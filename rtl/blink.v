==> flow/design.v <==
`timescale 1ns/1ps
`default_nettype none
module blink (
    input  wire clk_12mhz,    
    output wire green_led,
    output wire red_led
);
    reg [23:0] counter1 = 24'd0;   
    reg [23:0] counter2 = 24'd0;
    always @(posedge clk_12mhz) begin
        counter1 <= counter1 + 1'b1;
        counter2 <= counter2 + 2'd2;
    end
    assign green_led = counter1[23];  
    assign red_led = counter2[23];  
endmodule
`default_nettype wire
From RTL to reports: blink
What the tools print for blink, step after step.
Lines are those of the file above, counted from 1.
Operators: Yosys type, input widths -> output width; for muxes data width and select width s.
Cell names lack the library's common part.
The mark - stands for no value.

set-up
  top module = blink
  clock = clk_12mhz
  cell library = sky130hd
  library corner = tt_025C_1v80

Word level
Yosys after proc, flatten, opt, wreduce and memory -nomap, before mapping. Enables and synchronous resets that opt folds into registers are not counted as muxes. Memory bits, and registers merged into a memory's read port (data or address), are not among the register bits. Print and check cells are not counted. Equal cells are merged and count once.

operators by class
  $add $sub $neg = 2

operators by type and width
  kind                   count
  $add 24x1->24 const B  1
  $add 24x2->24 const B  1

bit counts
  register bits after elaboration = 48
  bits of input ports = 1

Logic depth
Yosys ltp: most cells in a row. Word level: on the elaborated netlist, between registers, memories and ports. Mapped: between sequential cells and ports; inverters and the memories' decode and read muxes count.

depth
  word-level depth = 1
  ABC_AREA = 0
  mapped depth = 5
  mapped depth without buffers = 5

After synthesis
The flow's flattened synthesis, as Yosys stat reports it; memories are mapped. The netlist is that of the ABC_AREA named above (0 if unset); the other value can give another one.

mapped netlist
  standard cells after synthesis = 167
  mapped area = 1,757.9 um^2
  sequential area = 940.9 um^2
  mapped flip-flops = 47
  buffer cells = 0

cells by type
  cell     count
  dfxtp_1  47
  xnor2_1  31
  xor2_1   12
  nand3_1  17
  nand4_1  13
  nand2_1  13
  nor2_1   11
  and3_1   4
  ha_1     2
  nor4_1   4
  nand4_4  1
  nor4_4   1
  and4_1   2
  inv_1    4
  or4_4    1
  nor3_1   2
  and2_1   1
  or2_2    1

Path before layout
Source: OpenSTA report_checks on the synthesized netlist (no wires, ideal clock, input and output delay 20% of the period each), path of least setup slack; recovery checks are left aside. Register names are those of the netlist, which keeps one name where synthesis merged equal registers.

timing after synthesis
  path type = reg-to-reg
  start = reg counter2[1]
  end = reg counter2[21]
  clock period = 2,570 ps
  arrival time = 1,406 ps
  setup slack = 1,093 ps
  path delay = 1,478 ps
  stages on the path = 6
  synthesis period reached = 1,477 ps

"path delay" = arrival - input delay + setup time.
"stages on the path": output pins that drive a net of the path, with the launching flip-flop's if there is one; two outputs of one cell count as two.
"synthesis period reached" is the clock period less the worst setup slack; recovery checks do not enter. This is arithmetic on one report: input and output delays are still those of the set period (20% each).
The rows between start and end are the longest chain of elaborated cells between them; the timing report does not say that the signal goes this way. Where chains are equally long, one stands for them.
Each line given opens the expression or statement behind the cell; cells for indexed reads and writes are added by Yosys, which also makes memories of some case tables.

on the way, after synthesis
  cells stage by stage = dfxtp_1 > ha_1 > nand4_1 > or4_4 > nor2_1 > xor2_1
  length of the longest elaborated chain = 1
  elaborated cells between the ends (all ways) = 1
  classes of those cells = add/sub: 1

RTL lines, path after synthesis
  item             RTL line  source
  start, declared  9         reg [23:0] counter2 = 24'd0;
  start, assigned  12        counter2 <= counter2 + 2'd2;
  $add 24x2->24    12
  end, assigned    12
  end, declared    9

Timing after layout
Path of least setup slack in the final report of record 1 (OpenROAD, finished layout, wires in). Where an end is a register, its clock arrival counts in the times.
The report prints the path's times to 10 ps; the period is as set.

timing after layout
  path type = reg-to-output
  start = reg counter1[23]
  end = out green_led
  clock period = 2,250 ps
  external output delay = 450 ps
  arrival time = 1,180 ps
  setup slack = 620 ps
  stages on the path = 2

on the way, after layout
  cells stage by stage = dfxtp_1 > clkdlybuf4s50_1
  length of the longest elaborated chain = 0
  elaborated cells between the ends (all ways) = 0

RTL lines, path after layout
  item             RTL line  source
  start, declared  8         reg [23:0] counter1 = 24'd0;
  start, assigned  11        counter1 <= counter1 + 1'b1;
  end, declared    5         output wire green_led,

Measured results for blink: 2 stored runs of the Yosys and OpenROAD flow on sky130hd. The settings differ; the order carries no meaning. The constraints put input and output delay at 20% of the set period each and load the outputs with 0.01 pF.
"clock period reached" means the clock period less the worst setup slack. The figure is calculated, with input and output delays left at 20% of the set period.
By "critical path time" is meant the share of the clock period that the worst setup path is allowed (20% is reserved at inputs, 20% at outputs), minus its slack. Clock arrival times at its registers enter into it.
By "total power of the final layout" is meant OpenSTA's value without simulated activity: inputs other than the clock are taken to toggle once in ten clock periods, and the tool carries that through the logic.
"critical path time" is given in steps of 10 ps.
Settings: - = not set for that run.

name                                    record 1       record 2
period_ns                               2.25           0.987
CORE_UTILIZATION                        51             31
PLACE_DENSITY_LB_ADDON                  0.01           0.18
HOLD_SLACK_MARGIN                       0.24           -
CORE_ASPECT_RATIO                       1.34           1.71
CORE_MARGIN                             3              8
CELL_PAD_IN_SITES_GLOBAL_PLACEMENT      1              -
TNS_END_PERCENT                         10             30
CAP_MARGIN                              35             20
SLEW_MARGIN                             25             25
SETUP_SLACK_MARGIN                      -              0.13
CTS_CLUSTER_DIAMETER                    -              226
area of the synthesized netlist (um^2)  1,757.9        1,757.9
area of the die (um^2)                  4,195.0        8,423.3
standard-cell area after layout (um^2)  1,933.1        2,676.3
utilization (%)                         59.1           47.9
worst setup slack after layout (ps)     619            -509
total negative setup slack (ps)         0              -10,047
worst hold slack (ps)                   403            455
total power of the final layout (mW)    1.416          2.978
clock period reached (ps)               1,631          1,496
critical path time (ps)                 1,180          1,500
critical path kind                      reg-to-output  reg-to-reg
